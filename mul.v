==> flow/design.v <==
`timescale 1ns / 1ps
module mul #(parameter Nbits=5,obits=5 )(
    input [Nbits:0] Delay_sig_out_b,out_center_der_a, 
    output [obits:0] mul_out,
    input clk
    );
reg [Nbits:0] out;
always @ (posedge clk)
begin
   out <= Delay_sig_out_b* out_center_der_a;
end
assign mul_out=out;
endmodule
**From RTL to reports: mul**

What the tools print for mul, step after step.
Line numbers count from 1 in the design file above.
The mark n/a stands for no value.

- Top module: mul
- Clock: clk
- Standard-cell library: sky130hd
- Library corner: tt_025C_1v80

**Word-level counts**

Source: Yosys, flattened and elaborated, memories not mapped. Widths are those after wreduce; folded enables and synchronous resets count as part of the registers. Registers that Yosys merges into a memory's read port (data or address) are not register bits. Print and check cells do not count. Equal cells are merged and count once.

- Output and inout bits: 6
- RAM bits: 0
- Register bits after elaboration: 6
- Input bits: 13
- Bits in latches: 0
- Clocked read ports x word width: 0
- Memory bits (read-only): 0
- Memories: 0

- Muxes and demuxes: 0
- Div/mod/pow operators: 0
- Eq/ne operators: 0
- Shifts and indexed selects: 0
- Multipliers: 1
- Add/sub/neg operators: 0
- Reduce/logical cells: 0
- Magnitude comparators: 0
- Bitwise gates (word level): 0

Operators with widths:

| kind | count |
|---|---|
| 6-bit by 6-bit multiplier with 6-bit output | 1 |

**Depth**

Yosys ltp: most cells in a row. Word level: on the elaborated netlist, between registers, memories and ports. Mapped: between sequential cells and ports; inverters and the memories' decode and read muxes count.

- Depth after elaboration: 1
- ABC_AREA: 0
- Gate-level depth with buffers: 10
- Depth with buffers taken out: 10

**Netlist**

The flow's flattened synthesis, as Yosys stat reports it; memories are mapped. The netlist is that of the ABC_AREA named above (0 if unset); the other value can give another one.
The area totals of this step are shown rounded.

Cells by type:

| type | count |
|---|---|
| sky130_fd_sc_hd__dfxtp_1 | 6 |
| sky130_fd_sc_hd__fa_1 | 5 |
| sky130_fd_sc_hd__and2_1 | 15 |
| sky130_fd_sc_hd__ha_1 | 7 |
| sky130_fd_sc_hd__xnor2_1 | 5 |
| sky130_fd_sc_hd__nand2_1 | 6 |
| sky130_fd_sc_hd__xnor3_1 | 1 |
| sky130_fd_sc_hd__xor2_1 | 2 |
| sky130_fd_sc_hd__xnor2_2 | 1 |
| sky130_fd_sc_hd__inv_1 | 4 |

- Cells in the netlist: 52
- Mapped flip-flops: 6
- Synthesis area: 539 µm²
- Buffer cells: 0
- Sequential part of the area: 120 µm²

**Worst setup path after synthesis**

Source: OpenSTA report_checks on the synthesized netlist (no wires, ideal clock, input and output delay 20% of the period each), path of least setup slack; recovery checks are left aside. Register names are those of the netlist, which keeps one name where synthesis merged equal registers.

- Path type: input to register
- Start: in Delay_sig_out_b[2]
- End: reg out[5]
- Period: 5.01 ns
- Slack: 1.455 ns
- Path delay: 2.553 ns
- External input delay: 1.002 ns
- Stages: 9
- Setup time: 0.121 ns
- Arrival time: 3.434 ns
- Synthesis period reached: 3.555 ns

"path delay" is the arrival time less input delay plus setup time.
"stages": output pins that drive a net of the path, with the launching flip-flop's if there is one; two outputs of one cell count as two.
"synthesis period reached" = period - worst setup slack (recovery checks aside). The figure is calculated, with input and output delays left at 20% of the set period.
The rows between start and end are the longest chain of elaborated cells between them; the timing report does not say that the signal goes this way. Where chains are equally long, one stands for them.
Each line given opens the expression or statement behind the cell; cells for indexed reads and writes are added by Yosys, which also makes memories of some case tables.

- Cell sequence: sky130_fd_sc_hd__and2_1 sky130_fd_sc_hd__fa_1 sky130_fd_sc_hd__ha_1 sky130_fd_sc_hd__fa_1 sky130_fd_sc_hd__inv_1 sky130_fd_sc_hd__fa_1 sky130_fd_sc_hd__xor2_1 sky130_fd_sc_hd__xnor3_1 sky130_fd_sc_hd__xnor2_1
- Length of the longest elaborated chain: 1
- Elaborated cells on any way between the ends: 1
- RTL lines with such cells: 1

Ends and longest elaborated chain, post-synthesis:

| item | line | source |
|---|---|---|
| start, declared | 3 | `input [Nbits:0] Delay_sig_out_b,out_center_der_a,` |
| 6-bit by 6-bit multiplier with 6-bit output | 10 | `out <= Delay_sig_out_b* out_center_der_a;` |
| end, assigned | 10 |  |
| end, declared | 7 | `reg [Nbits:0] out;` |

**Worst path after layout**

From the final timing report of flow run A: the path of least setup slack in the routed layout; clock arrival at registers is part of the times.

- Path type: input to register
- Start: in out_center_der_a[2]
- End: reg out[5]
- External input delay: 0.40 ns
- Slack: -0.75 ns
- Setup time: 0.11 ns
- Period: 2.0 ns
- Stages: 10
- Arrival time: 2.85 ns

The rows between start and end are the longest chain of elaborated cells between them; the timing report does not say that the signal goes this way. Where chains are equally long, one stands for them.

- Cell sequence: sky130_fd_sc_hd__buf_6 sky130_fd_sc_hd__and2_4 sky130_fd_sc_hd__fa_1 sky130_fd_sc_hd__ha_4 sky130_fd_sc_hd__fa_1 sky130_fd_sc_hd__inv_2 sky130_fd_sc_hd__fa_2 sky130_fd_sc_hd__xor2_1 sky130_fd_sc_hd__xnor3_1 sky130_fd_sc_hd__xnor2_1
- Length of the longest elaborated chain: 1
- Elaborated cells on any way between the ends: 1
- RTL lines with such cells: 1

Ends and longest elaborated chain, post-layout:

| item | line | source |
|---|---|---|
| start, declared | 3 | `input [Nbits:0] Delay_sig_out_b,out_center_der_a,` |
| 6-bit by 6-bit multiplier with 6-bit output | 10 | `out <= Delay_sig_out_b* out_center_der_a;` |
| end, assigned | 10 |  |
| end, declared | 7 | `reg [Nbits:0] out;` |

Data sheet: physical implementation of mul

Settings and measured results of 2 stored flow runs for module mul (sky130hd), not sorted in any way. The constraints put input and output delay at 20% of the set period each and load the outputs with 0.01 pF.
"achieved period": clock period set for the run, less the worst setup slack. It is reckoned from that one timing run; input and output delays stay at 20% of the period that was set.
"worst path time" is the time allowed to the run's worst setup path (the clock period less input and output delay, where it has them) less its slack. Clock arrival times count: a late capture clock shortens it, a late launch clock lengthens it.
"total power after layout" is the tool's figure for a default switching activity; nothing was simulated.
Values from the reports are rounded here.
A setting shown as n/a is not set for that run.

| item | flow run A | flow run B |
|---|---|---|
| period_ns | 2.0 | 2.29 |
| CORE_UTILIZATION | 23 | 35 |
| SETUP_SLACK_MARGIN | -0.07 | 0.37 |
| PLACE_DENSITY_LB_ADDON | 0.24 | n/a |
| HOLD_SLACK_MARGIN | -0.04 | 0.01 |
| CORE_ASPECT_RATIO | 0.53 | n/a |
| ABC_AREA | 0 | 0 |
| GPL_TIMING_DRIVEN | 1 | n/a |
| CTS_CLUSTER_SIZE | 80 | 30 |
| SLEW_MARGIN | 25 | 20 |
| CAP_MARGIN | 20 | 20 |
| CORE_MARGIN | 2 | 2 |
| CTS_CLUSTER_DIAMETER | n/a | 185 |
| MAX_ROUTING_LAYER | n/a | met5 |
| worst hold slack in the final report (ns) | 0.452 | 0.545 |
| worst setup slack after layout (ns) | -0.747 | -0.457 |
| netlist area reported by Yosys (µm²) | 539 | 539 |
| worst path time (ns) | 2.35 | 2.29 |
| critical path type | input to register | input to register |
| die footprint (µm²) | 2,770 | 1,870 |
| achieved period (ns) | 2.747 | 2.747 |
| total negative slack on setup checks (ns) | -1.17 | -0.589 |
| total power after layout (µW) | 606 | 497 |
| standard-cell area after routing (µm²) | 890 | 948 |
| final utilization (%) | 41.4 | 64.5 |
