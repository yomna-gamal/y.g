==> flow/design.v <==
`timescale 1ns / 1ps
module center_derivative#(parameter Nbits=2,Obits=9 )(
input [Nbits:0] IN_center_der,
input clk,
output [Obits:0] out_center_der
 );
 wire [Nbits:0] Delay_sig_out;
 wire [Nbits:0] out;
 reg [Obits:0] out2;
 wire [7:0] C = 8'd180;
 design_delay #(.Nbits(Nbits)) d1 (.SIG_IN(IN_center_der),.Delay_sig_out(Delay_sig_out),.clk(clk));
 sub#(.Nbits(Nbits)) sub1 (.SIG_IN(IN_center_der),.Delay_sig_out(Delay_sig_out),.sig_out_sub(out),.clk(clk));
 always @ (posedge clk)
begin
out2=out*C;
end
assign out_center_der=out2;
endmodule
`timescale 1ns / 1ps
module design_delay #(parameter Nbits=2 )(
    input [Nbits:0] SIG_IN, 
    output [Nbits:0] Delay_sig_out,
    input clk
    );
reg [Nbits:0] input_d1,input_d2;
reg [Nbits:0] out;
always @ (posedge clk)
begin
 input_d1 <= SIG_IN;  
 input_d2 <= input_d1; 
 out <= input_d2; 
end
assign Delay_sig_out=out;
endmodule
`timescale 1ns / 1ps
module sub#(parameter Nbits=2 )(
    input [Nbits:0] SIG_IN, 
    input [Nbits:0] Delay_sig_out,     
    output [Nbits:0] sig_out_sub,
    input clk
    );
reg [Nbits:0] out;
always @ (posedge clk)
begin
 out <=SIG_IN - Delay_sig_out;  
end
assign sig_out_sub=out;
endmodule
# From RTL to reports: center_derivative
# What the tools print for center_derivative, step after step.
# Lines are those of the file above, counted from 1.
# Operators carry their Yosys type and port widths (W data, S select, Z words).
# Cell names lack the library's common part.
# A cell with -- has no value.
[design]
top_module = "center_derivative"
clk_port = "clk"
lib = "sky130hd"
pvt_corner = "tt_025C_1v80"

# Word-level counts
# Counts by Yosys on the flattened word-level netlist (proc, flatten, opt, wreduce; memories kept). Register bits leave out memories and registers merged into their read ports (data or address); mux counts leave out enables and synchronous resets folded into registers. Print and check cells are left out. Cells with the same type and inputs are merged into one.
[bits]
out_inout_bits = 10
wordCells = 7
register_bits = 20
input_bits = 4
[classes]
addsub = 1
mul = 1
[ops]
columns = ["operator", "n"]
rows = [
  ["$mul A3 B6 Y8 const B", 1],
  ["$sub A3 B3 Y3", 1],
]

# Logic depth
# Longest topological path by Yosys (ltp), each cell counted once; first at word level (registers and memories cut), then after technology mapping (sequential cells cut; the memories' decode and read muxes count).
[logic_depth]
word_depth = 1
abc_area = 0
ltp_mapped = 7
mapped_depth_nobuf = 7

# Synthesis result
# Source: synth_stat.txt of the flow (Yosys; design flattened, memories mapped). It holds for the ABC_AREA given above (unset counts as 0); a run with the other value may have another netlist.
# Totals and module areas in this step are rounded.
[mapped]
buffers = 2
stdcells = 52
mapped_area_mm2 = 0.00067
ff_cells = 20
[by_type]
columns = ["cell", "n", "area_total_um2"]
rows = [
  ["dfxtp_1", 20, 400.384],
  ["ha_1", 8, 100.096],
  ["fa_1", 2, 40.038],
  ["xnor2_1", 4, 35.034],
  ["inv_1", 8, 30.029],
  ["a21oi_2", 2, 17.517],
  ["buf_4", 2, 15.014],
  ["xor2_1", 1, 8.758],
  ["a21o_1", 1, 7.507],
  ["nor2_1", 2, 7.507],
  ["nand2b_1", 1, 6.256],
  ["conb_1", 1, 3.754],
]
# The figures by module come from a second, unflattened synthesis with its own total; it is not the netlist above.
[unflattened]
cells_unflattened = 47
area_unflattened_mm2 = 0.00068
# Each row is one instance without its submodules.
[modules]
columns = ["mod", "seq_area_mm2", "instances", "area_mm2", "n_cells"]
rows = [
  ["center_derivative", 0.00016, 1, 0.00037, 28],
  ["design_delay #(Nbits=2)", 0.00018, 1, 0.00018, 9],
  ["sub #(Nbits=2)", 0.00006, 1, 0.00013, 10],
]

# Worst setup path after synthesis
# OpenSTA on the mapped netlist: ideal clock, no wires. The path of least setup slack (recovery checks aside). Input and output delay are each 20% of the period. Register names are those of the netlist, which keeps one name where synthesis merged equal registers.
[synth_path]
path_type = "register -> register"
from = "register sub1.out[1]"
to = "register out2[9]"
setup_time_ns = 0.072
delay_ns = 1.633
path_buffers = 0
t_required_ns = 2.158
path_stages = 8
slack_ns = 0.598
t_arrival_ns = 1.561
clock_period_ns = 2.23
period_less_setup_slack_ns = 1.632
# "delay_ns" is the arrival time less input delay plus setup time.
# "path_stages": output pins that drive a net of the path, with the launching flip-flop's if there is one; two outputs of one cell count as two.
# "period_less_setup_slack_ns" is the clock period less the worst setup slack; recovery checks do not enter. This is arithmetic on one report: input and output delays are still those of the set period (20% each).
# The rows between start and end are the longest chain of elaborated cells between them; the timing report does not say that the signal goes this way. Where chains are equally long, one stands for them.
# A line is the first line of the expression or statement that the cell stems from. Yosys adds cells for indexed reads and writes and turns some case tables into memories.
[synth_between]
cell_sequence = "dfxtp_1 -> ha_1 -> ha_1 -> inv_1 -> fa_1 -> nand2b_1 -> a21oi_2 -> xor2_1"
elab_chain_cells = 1
cells_between = 1
lines_between = 1
classes_between = "mul: 1"
[synth_lines]
columns = ["element", "line_no", "rtl"]
rows = [
  ["start: declaration", 42, "reg [Nbits:0] out;"],
  ["start: assignment", 45, "out <=SIG_IN - Delay_sig_out;"],
  ["$mul A3 B6 Y8", 15, "out2=out*C;"],
  ["end: assignment", 15, ""],
  ["end: declaration", 9, "reg [Obits:0] out2;"],
]

# Timing after layout
# From the final timing report of job 1: the path of least setup slack in the routed layout; clock arrival at registers is part of the times.
[layout_path]
path_type = "register -> register"
from = "register sub1.out[1]"
to = "register out2[9]"
slack_ns = 0.61
path_stages = 8
setup_time_ns = 0.07
t_arrival_ns = 1.83
clock_period_ns = 2.26
path_buffers = 0
t_required_ns = 2.44
# The rows between start and end are the longest chain of elaborated cells between them; the timing report does not say that the signal goes this way. Where chains are equally long, one stands for them.
[layout_between]
cell_sequence = "dfxtp_4 -> ha_4 -> ha_4 -> inv_2 -> fa_2 -> nand2b_4 -> a21oi_2 -> xor2_1"
elab_chain_cells = 1
cells_between = 1
lines_between = 1
classes_between = "mul: 1"
[layout_lines]
columns = ["element", "line_no", "rtl"]
rows = [
  ["start: declaration", 42, "reg [Nbits:0] out;"],
  ["start: assignment", 45, "out <=SIG_IN - Delay_sig_out;"],
  ["$mul A3 B6 Y8", 15, "out2=out*C;"],
  ["end: assignment", 15, ""],
  ["end: declaration", 9, "reg [Obits:0] out2;"],
]

# Top module center_derivative; platform sky130hd; tools Yosys and OpenROAD; 2 stored runs in no particular order. Input and output delays are each 20% of the period that was set; the output load is 0.01 pF.
# By "achievedPeriod_ns" is meant the clock period of the run minus its worst setup slack. This is arithmetic on one report: input and output delays are still those of the set period (20% each).
# "worst_path_allowed_less_slack_ns" = time allowed to the worst setup path (clock period - input delay - output delay, where it has them) - its slack; a late launch clock adds to it, a late capture clock takes from it.
# "power.total_uw" is the tool's figure for a default switching activity; nothing was simulated.
# The measured numbers are rounded.

[[run]]
name = "job 1"
[run.settings]
period_ns = 2.26
CORE_UTILIZATION = 20
SETUP_SLACK_MARGIN = 0.62
PLACE_DENSITY_LB_ADDON = 0.01
CORE_ASPECT_RATIO = 1.32
CORE_MARGIN = 5
CELL_PAD_IN_SITES_DETAIL_PLACEMENT = 1
ABC_AREA = 0
MAX_ROUTING_LAYER = "met4"
CAP_MARGIN = 20
SLEW_MARGIN = 20
[run.results]
power.total_uw = 1100
final_stdcell_area_mm2 = 0.00097
die_mm2 = 0.0046
synthesis_area_mm2 = 0.00067
achievedPeriod_ns = 1.654
worstSetupSlack_ns = 0.61
total_negative_slack_ns = 0.000
worst_path_allowed_less_slack_ns = 1.65
worstPathKind = "register -> register"
finish.utilization_pct = 30
worst_hold_slack_ns = 0.33

[[run]]
name = "job 2"
[run.settings]
period_ns = 1.05
CAP_MARGIN = 20
CORE_MARGIN = 2
CORE_UTILIZATION = 40
SLEW_MARGIN = 20
[run.results]
power.total_uw = 2100
final_stdcell_area_mm2 = 0.00095
die_mm2 = 0.002
synthesis_area_mm2 = 0.00067
achievedPeriod_ns = 1.583
worstSetupSlack_ns = -0.53
total_negative_slack_ns = -1.9
worst_path_allowed_less_slack_ns = 1.58
worstPathKind = "register -> register"
finish.utilization_pct = 62
worst_hold_slack_ns = 0.16
